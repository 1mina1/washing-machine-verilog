==> flow/design.v <==
module WMFSM ( 
  input    wire   [1:0]    WMFSM_wash_count,
  input    wire            WMFSM_one_min,
  input    wire            WMFSM_Two_min,
  input    wire            WMFSM_five_min,
  input    wire            WMFSM_coin_in,
  input    wire            WMFSM_double_wash,
  input    wire            WMFSM_timer_pause,
  input    wire            WMFSM_CLK,
  input    wire            WMFSM_RST,
  output   reg             WMFSM_wash_done,
  output   reg             WMFSM_cnt_en,
  output   reg             WMFSM_cnt_done,
  output   reg    [2:0]    Current_State);
  reg      [2:0]     Next_State;
  localparam IDLE       = 3'b000,
  Filing_Water          = 3'b001,
  Washing               = 3'b011,
  Rinsing               = 3'b010,
  spining               = 3'b110,
  pause                 = 3'b111;
  always@(posedge WMFSM_CLK or negedge WMFSM_RST)
  begin
    if(!WMFSM_RST)
      Current_State <= IDLE ;
    else
      Current_State <= Next_State ;
  end
  always@(*)
  begin
    case(Current_State)
      IDLE                   : begin
                                if(WMFSM_coin_in)
                                  Next_State = Filing_Water;
                                else
                                  Next_State = IDLE; 
                               end
      Filing_Water           : begin
                                if(WMFSM_Two_min)
                                  Next_State = Washing;
                                else
                                  Next_State = Filing_Water;
                               end
      Washing               :  begin
                                if(WMFSM_five_min)
                                  Next_State = Rinsing;
                                else
                                  Next_State = Washing;
                               end
      Rinsing               :  begin
                                if(WMFSM_Two_min)
                                  begin
                                    if((WMFSM_wash_count == 2'b01) & (WMFSM_double_wash))
                                      begin
                                        Next_State = Washing;
                                      end
                                    else
                                      begin
                                        Next_State = spining;
                                      end
                                  end
                                else
                                  Next_State = Rinsing;
                               end
      spining               :  begin
                                if(WMFSM_timer_pause)
                                  begin
                                    Next_State = pause;
                                  end
                                else if(WMFSM_one_min)
                                  begin
                                    Next_State = IDLE;
                                  end
                                else
                                  Next_State = spining;
                                end
      pause                 :  begin
                                if(!WMFSM_timer_pause)
                                  Next_State = spining;
                                else
                                  Next_State = pause;
                               end
      default               :  begin
                                Next_State = IDLE;
                               end
    endcase
  end  
  always@(*)
  begin
    case(Current_State)
      IDLE                   : begin
                                WMFSM_wash_done = 1'b1;
                                WMFSM_cnt_en = 1'b0;
                                WMFSM_cnt_done = 1'b1;
                               end
      Filing_Water           : begin
                                WMFSM_wash_done = 1'b0;
                                WMFSM_cnt_en = 1'b1;
                                if(WMFSM_Two_min)
                                  WMFSM_cnt_done = 1'b1;
                                else
                                  WMFSM_cnt_done = 1'b0;
                                end
      Washing               :  begin
                                WMFSM_wash_done = 1'b0;
                                WMFSM_cnt_en = 1'b1;
                                if(WMFSM_five_min)
                                  WMFSM_cnt_done = 1'b1;
                                else
                                  WMFSM_cnt_done = 1'b0;
                               end
      Rinsing               :  begin
                                WMFSM_wash_done = 1'b0;
                                WMFSM_cnt_en = 1'b1;
                                if(WMFSM_Two_min)
                                  WMFSM_cnt_done = 1'b1;
                                else
                                  WMFSM_cnt_done = 1'b0;
                               end
      spining               :  begin
                                WMFSM_cnt_en = 1'b1;
                                WMFSM_cnt_done = 1'b0;
                                if(WMFSM_one_min)
                                  WMFSM_wash_done = 1'b1;
                                else
                                  WMFSM_wash_done = 1'b0;
                               end
      pause                 :  begin
                                WMFSM_wash_done = 1'b0;
                                WMFSM_cnt_en = 1'b0;
                                WMFSM_cnt_done = 1'b0; 
                               end
      default               :  begin
                                WMFSM_wash_done = 1'b1;
                                WMFSM_cnt_en = 1'b0;
                                WMFSM_cnt_done = 1'b0;
                               end
    endcase
  end  
endmodule
module Washing_Machine (
  input    wire    [1:0]    clk_freq,
  input    wire             coin_in,
  input    wire             double_wash,
  input    wire             timer_pause,
  input    wire             CLK,
  input    wire             RST,
  output   wire             wash_done,
  output   wire    [2:0]    current_state);
  wire                 OneMin;
  wire                 TwoMin;
  wire                 FiveMin;
  wire                 SevenMin;
  wire    [1:0]        wash_count;
  wire                 cnt_done;
  wire                 cnt_en;
  WMFSM U0_WMFSM(
  .WMFSM_wash_count(wash_count),
  .WMFSM_one_min(OneMin),
  .WMFSM_Two_min(TwoMin),
  .WMFSM_five_min(FiveMin),
  .WMFSM_coin_in(coin_in),
  .WMFSM_double_wash(double_wash),
  .WMFSM_timer_pause(timer_pause),
  .WMFSM_CLK(CLK),
  .WMFSM_RST(RST),
  .WMFSM_wash_done(wash_done),
  .WMFSM_cnt_en(cnt_en),
  .WMFSM_cnt_done(cnt_done),
  .Current_State(current_state));
  min_Wtimes_cnt U0_min_Wtimes_cnt(
  .CNT_clk_freq(clk_freq),
  .CNT_done(cnt_done),
  .CNT_en(cnt_en),
  .CNT_CLK(CLK),
  .CNT_RST(RST),
  .one_min(OneMin),
  .Two_min(TwoMin),
  .five_min(FiveMin),
  .CNT_wash_count(wash_count));
endmodule
module min_Wtimes_cnt ( 
input    wire    [1:0]    CNT_clk_freq,
input    wire             CNT_done, 
input    wire             CNT_en,
input    wire             CNT_CLK,
input    wire             CNT_RST,
output   wire             one_min,
output   wire             Two_min,
output   wire             five_min,
output   reg     [1:0]    CNT_wash_count);
reg    [23:0]    clocks;
reg    [23:0]    clocks_comb;
reg    [7:0]     seconds;
reg    [7:0]     seconds_comb;
reg    [2:0]     min_comb;
reg    [2:0]     CNT_min;
reg    [1:0]     CNT_wash_count_comb;
reg              clock_finish;
wire             second_finish;
always@(posedge CNT_CLK or negedge CNT_RST)
begin
  if(!CNT_RST)
    begin
      CNT_wash_count <= 2'b0;
      clocks  <= 24'b0;
      seconds <= 8'b0;
      CNT_min <= 3'b0;
    end
  else
    begin
      clocks  <= clocks_comb;
      seconds <= seconds_comb;
      CNT_min <= min_comb;
      CNT_wash_count <= CNT_wash_count_comb;
    end
end
always@(*)
    begin
      clock_finish =1'b0;
      if(CNT_en)
        begin
          case(CNT_clk_freq)
            2'b00         : begin 
                             if(clocks == 24'd9)
                               begin
                                 clock_finish =1'b1;
                                 if(!second_finish)
                                   begin
                                     seconds_comb = seconds + 8'd1;
                                   end
                                 else
                                   begin
                                    seconds_comb = 8'b0;
                                   end
                               end
                             else
                               begin
                                 seconds_comb = seconds;
                               end
                            end
            2'b01         : begin 
                             if(clocks == 24'd19)
                               begin
                                 clock_finish =1'b1;
                                 if(!second_finish)
                                   begin
                                     seconds_comb = seconds + 8'd1;
                                   end
                                 else
                                   begin
                                    seconds_comb = 8'b0;
                                   end
                               end
                             else
                               begin
                                 seconds_comb = seconds;
                               end
                            end
            2'b10         : begin 
                             if(clocks == 24'd39)
                               begin
                                 clock_finish =1'b1;
                                 if(!second_finish)
                                   begin
                                     seconds_comb = seconds + 8'd1;
                                   end
                                 else
                                   begin
                                    seconds_comb = 8'b0;
                                   end
                               end
                             else
                               begin
                                 seconds_comb = seconds;
                               end
                            end
            2'b11         : begin 
                             if(clocks == 24'd79)
                               begin
                                 clock_finish =1'b1;
                                 if(!second_finish)
                                   begin
                                     seconds_comb = seconds + 8'd1;
                                   end
                                 else
                                   begin
                                    seconds_comb = 8'b0;
                                   end
                               end
                             else
                               begin
                                 seconds_comb = seconds;
                               end
                            end
          endcase
        end
      else
        begin
          seconds_comb = seconds;
        end
    end
assign second_finish = (seconds == 8'd59);
always@(*)
begin
  if(CNT_done)
    begin
      min_comb = 3'b0;
    end
  else 
    begin
      if(CNT_en)
        begin
          if(second_finish && clock_finish)
            begin
              min_comb = CNT_min + 3'd1;
            end
          else
            begin
              min_comb = CNT_min;
            end
        end
      else
        begin
          min_comb = CNT_min;
        end
    end
end
always@(*)
begin
  if(CNT_done)
    begin
      clocks_comb = 24'b0;
    end
else if(clock_finish)
    begin
      clocks_comb = 24'b0;
    end
  else
    begin
      if(CNT_en)
        begin
          clocks_comb = clocks +24'd1;
        end
      else
        begin
          clocks_comb = clocks;
        end
    end
end
always@(*)
begin
  if(CNT_en)
    begin
      if(five_min)
        begin
          CNT_wash_count_comb = CNT_wash_count +2'b1;
        end
      else
        begin
          CNT_wash_count_comb = CNT_wash_count;
        end
    end
  else
    begin
      CNT_wash_count_comb = 2'b0;
    end
end
assign one_min = ((CNT_min == 3'b000) && second_finish && clock_finish);
assign Two_min = ((CNT_min == 3'b001) && second_finish && clock_finish);
assign five_min = ((CNT_min == 3'b100) && second_finish && clock_finish);
endmodule
[Reports on Washing_Machine]
What the tools print for Washing_Machine, step after step.
Line numbers count from 1 in the design file above.
Cell names lack the library's common part.
The mark -- stands for no value.
Inputs
  design top: Washing_Machine
  clock: CLK
  cell library: sky130hd
  timing corner: tt_025C_1v80

[After elaboration]
Source: Yosys, flattened and elaborated, memories not mapped. Widths are those after wreduce. Registers that Yosys merges into a memory's read port (data or address) are not register bits. Print and check cells do not count. Equal cells are merged and count once.
Storage and ports
  register bits: 40
  word-level cells: 84
Operators by class
  add/subtract/negate cells: 4
  equality and inequality tests: 21
  multiplexer cells: 35
  bitwise operators: 1
  reductions and logical operators: 18
Operator list (count)
  24-bit 2-to-1 mux: 3
  8-bit 2-to-1 mux: 5
  8-bit case mux with 4-bit select: 1
  24-bit by 1-bit adder with 24-bit output with constant B: 1
  24-bit by 4-bit == test with 1-bit output with constant B: 1
  24-bit by 5-bit == test with 1-bit output with constant B: 1
  24-bit by 6-bit == test with 1-bit output with constant B: 1
  24-bit by 7-bit == test with 1-bit output with constant B: 1
  3-bit 2-to-1 mux: 7
  3-bit case mux with 6-bit select: 1
  1-bit 2-to-1 mux: 12
  2-bit by 1-bit inequality test with 1-bit output with constant B: 5
  3-bit == test with constant B: 3
  4-bit OR reduction: 2
  8-bit by 1-bit adder with 8-bit output with constant B: 1
  8-bit by 6-bit == test with 1-bit output with constant B: 1
  1-bit logical AND: 7
  3-bit by 1-bit == test with 1-bit output with constant B: 2
  3-bit by 2-bit == test with 1-bit output with constant B: 2
  3-bit zero test: 2
  2-bit 2-to-1 mux: 3
  5-bit AND reduction: 1
  2-bit by 1-bit == test with 1-bit output with constant B: 2
  2-bit == test with constant B: 2
  2-bit nonzero test: 2
  1-bit case mux with 4-bit select: 1
  3-bit by 1-bit adder with 3-bit output with constant B: 1
  3-bit nonzero test: 1
Not listed: further kinds 7, cells in them 7.

[Depth]
Yosys ltp: most cells in a row. Word level: on the elaborated netlist, between registers, memories and ports. Mapped: between sequential cells and ports; inverters and the memories' decode and read muxes count.
Logic depth
  word-level depth: 9
  ABC_AREA: 0
  depth in mapped cells: 10

[Synthesis result]
Yosys stat after the flow's synthesis: flattened, memories mapped to cells. It holds for the ABC_AREA given above (unset counts as 0); a run with the other value may have another netlist.
Totals and module areas in this step are rounded.
Synthesis totals
  mapped cells: 277
  synthesis area: 2419 sq um
  sequential part of the area: 1001 sq um
  flip-flop cells: 40
  buffer cells: 12
Cells by type
  dfrtp_1: count 40, total area 1000.96 sq um
  nand2_1: count 34, total area 127.622 sq um
  nor2_1: count 28, total area 105.101 sq um
  a31oi_1: count 15, total area 93.84 sq um
  ha_1: count 7, total area 87.584 sq um
  a21oi_1: count 17, total area 85.082 sq um
  nand3_1: count 15, total area 75.072 sq um
  o21ai_0: count 13, total area 65.062 sq um
  xnor2_1: count 7, total area 61.309 sq um
  and3_1: count 9, total area 56.304 sq um
  nand4_1: count 9, total area 56.304 sq um
  nor3_1: count 11, total area 55.053 sq um
  buf_6: count 4, total area 45.043 sq um
  inv_1: count 10, total area 37.536 sq um
  xor2_1: count 4, total area 35.034 sq um
  nand2b_1: count 5, total area 31.28 sq um
  nor4_1: count 5, total area 31.28 sq um
  clkbuf_1: count 7, total area 26.275 sq um
Other cell types: 33; their cells: 37.
The figures by module come from a second, unflattened synthesis with its own total; it is not the netlist above.
Second synthesis, totals
  cells (unflattened synthesis): 261
  area total of the unflattened synthesis: 2406 sq um
Each row is one instance without its submodules.
By module
  min_Wtimes_cnt: instances 1, cells 230, area 2150 sq um
  WMFSM: instances 1, cells 31, area 256.5 sq um
  Washing_Machine: instances 1, cells 0, area 0.0 sq um

[Worst setup path after synthesis]
Path of least setup slack by OpenSTA after synthesis, without wires, with an ideal clock, recovery checks aside; 20% of the period is set as input and as output delay. Where synthesis merged equal registers, the netlist keeps one of their names.
Timing after synthesis
  path kind: register to output
  from: reg U0_min_Wtimes_cnt.clocks[0]
  to: out wash_done
  period: 2.81 ns
  external output delay: 0.562 ns
  launch time at the first pin: 0.000 ns
  arrival: 2.089 ns
  data required time: 2.248 ns
  path slack: 0.159 ns
  path delay: 2.089 ns
  stages on the path: 8
  path buffers: 0
  period reached after synthesis: 2.651 ns
"path delay" = arrival - input delay + setup time.
A path that ends at an output port has no setup time.
"stages on the path" counts driving pins, that of a launching flip-flop among them; a cell with two outputs on the path counts twice.
"period reached after synthesis" = period - worst setup slack (recovery checks aside). The figure is calculated, with input and output delays left at 20% of the set period.
The rows between start and end are the longest chain of elaborated cells between them; the timing report does not say that the signal goes this way. Where chains are equally long, one stands for them.
A line is the first line of the expression or statement that the cell stems from. Yosys adds cells for indexed reads and writes and turns some case tables into memories.
Between the ends, after synthesis
  cell sequence: dfrtp_1 > ha_1 > or4b_4 > o32ai_2 > a32oi_1 > nor2_1 > nand4_1 > a21oi_1
  cells in the longest elaborated chain: 7
RTL lines, path after synthesis
  start, declared: line 192  | reg    [23:0]    clocks;
  start, assigned: line 206  | clocks  <= 24'b0;
  start, assigned: line 212  | clocks  <= clocks_comb;
  24-bit by 7-bit == test with 1-bit output: line 279  | if(clocks == 24'd79)
  1-bit 2-to-1 mux: line 279
  1-bit case mux with 4-bit select: line 223  | case(CNT_clk_freq)
  1-bit 2-to-1 mux: line 221  | if(CNT_en)
  1-bit logical AND: line 369  | assign one_min = ((CNT_min == 3'b000) && second_finish && clock_finish);
  1-bit 2-to-1 mux: line 123  | if(WMFSM_one_min)
  1-bit case mux with 2-bit select: line 90  | case(Current_State)
  end, declared: line 148  | output   wire             wash_done,

[Timing after layout]
From the final timing report of flow run 1: the path of least setup slack in the routed layout; clock arrival at registers is part of the times.
Timing after layout
  path kind: input to output
  from: in clk_freq[0]
  to: out wash_done
  period: 4.9 ns
  external input delay: 0.98 ns
  external output delay: 0.98 ns
  launch time at the first pin: 0.98 ns
  arrival: 3.51 ns
  data required time: 3.92 ns
  path slack: 0.41 ns
  stages on the path: 8
  path buffers: 2
The rows between start and end are the longest chain of elaborated cells between them; the timing report does not say that the signal goes this way. Where chains are equally long, one stands for them.
Between the ends, after layout
  cell sequence: clkdlybuf4s50_1 > or4bb_1 > o32ai_2 > a32oi_1 > nor2_1 > nand4_1 > a21oi_1 > clkdlybuf4s50_1
  cells in the longest elaborated chain: 6
RTL lines, path after layout
  start, declared: line 142  | input    wire    [1:0]    clk_freq,
  2-bit == test: line 223  | case(CNT_clk_freq)
  1-bit case mux with 4-bit select: line 223
  1-bit 2-to-1 mux: line 221  | if(CNT_en)
  1-bit logical AND: line 369  | assign one_min = ((CNT_min == 3'b000) && second_finish && clock_finish);
  1-bit 2-to-1 mux: line 123  | if(WMFSM_one_min)
  1-bit case mux with 2-bit select: line 90  | case(Current_State)
  end, declared: line 148  | output   wire             wash_done,

Lab notebook: Washing_Machine

Stored flow runs of Washing_Machine (2 of them; Yosys, OpenROAD, sky130hd). They differ in their settings and are not a sequence. Constraints: input delay and output delay 20% of the set period each, output load 0.01 pF.
"achieved clock period" means the clock period less the worst setup slack. The figure is calculated, with input and output delays left at 20% of the set period.
"worst setup path time" means the part of the period allowed to the worst setup path (the constraints hold back 20% at inputs and 20% at outputs) less its slack; where the path has registers, the arrival times of their clocks count too.
"power" rests on the timing tool's default activity at the inputs, not on a simulated workload.
The results are shown rounded.

Flow run 1
==> flow/run.sh <==
#!/bin/bash
# the make line also repeats the synthesis and layout settings of config.mk as NAME=value (left out here)
make -C /OpenROAD-flow-scripts/flow DESIGN_CONFIG=/design/flow/config.mk WORK_HOME=/design/flow/orfs CLKGATE_MAP_FILE= finish
==> flow/config.mk <==
export PLATFORM = sky130hd
export DESIGN_NAME = Washing_Machine
export DESIGN_NICKNAME = Washing_Machine
export VERILOG_FILES = /design/flow/design.v
export SDC_FILE = /design/flow/constraint.sdc
export NUM_CORES = 4
export LEC_CHECK = 0
export CAP_MARGIN = 10
export CELL_PAD_IN_SITES_DETAIL_PLACEMENT = 1
export CORE_ASPECT_RATIO = 0.51
export CORE_MARGIN = 2
export CORE_UTILIZATION = 35
export CTS_CLUSTER_DIAMETER = 198
export MAX_ROUTING_LAYER = met4
export PLACE_DENSITY_LB_ADDON = 0.16
export SLEW_MARGIN = 40
export TNS_END_PERCENT = 35
==> flow/constraint.sdc <==
create_clock -name core_clock -period 4.9 [get_ports {CLK}]
set_input_delay 0.9800 -clock core_clock [delete_from_list [all_inputs] [get_ports {CLK}]]
set_output_delay 0.9800 -clock core_clock [all_outputs]
set_load 0.01 [all_outputs]

==> results of flow run 1 <==
chip area after synthesis (Yosys): 2419 sq um
die area: 7629 sq um
standard-cell area of the final layout: 2738 sq um
utilization: 41.3%
worst setup slack after layout: 0.409 ns
total negative slack: 0.000 ns
power: 0.9131 mW
achieved clock period: 4.491 ns
worst setup path time: 2.53 ns
worst setup path kind: input to output

Flow run 2
==> flow/run.sh <==
#!/bin/bash
# the make line also repeats the synthesis and layout settings of config.mk as NAME=value (left out here)
make -C /OpenROAD-flow-scripts/flow DESIGN_CONFIG=/design/flow/config.mk WORK_HOME=/design/flow/orfs CLKGATE_MAP_FILE= finish
==> flow/config.mk <==
export PLATFORM = sky130hd
export DESIGN_NAME = Washing_Machine
export DESIGN_NICKNAME = Washing_Machine
export VERILOG_FILES = /design/flow/design.v
export SDC_FILE = /design/flow/constraint.sdc
export NUM_CORES = 4
export LEC_CHECK = 0
export CAP_MARGIN = 20
export CORE_MARGIN = 2
export CORE_UTILIZATION = 28
export CTS_CLUSTER_SIZE = 68
export GPL_ROUTABILITY_DRIVEN = 0
export GPL_TIMING_DRIVEN = 0
export MAX_ROUTING_LAYER = met5
export PLACE_DENSITY_LB_ADDON = 0.29
export SLEW_MARGIN = 20
==> flow/constraint.sdc <==
create_clock -name core_clock -period 2.4 [get_ports {CLK}]
set_input_delay 0.4800 -clock core_clock [delete_from_list [all_inputs] [get_ports {CLK}]]
set_output_delay 0.4800 -clock core_clock [all_outputs]
set_load 0.01 [all_outputs]

==> results of flow run 2 <==
chip area after synthesis (Yosys): 2419 sq um
die area: 9397 sq um
standard-cell area of the final layout: 3058 sq um
utilization: 36.8%
worst setup slack after layout: -0.403 ns
total negative slack: -1.973 ns
power: 1.794 mW
achieved clock period: 2.803 ns
worst setup path time: 2.32 ns
worst setup path kind: register to output
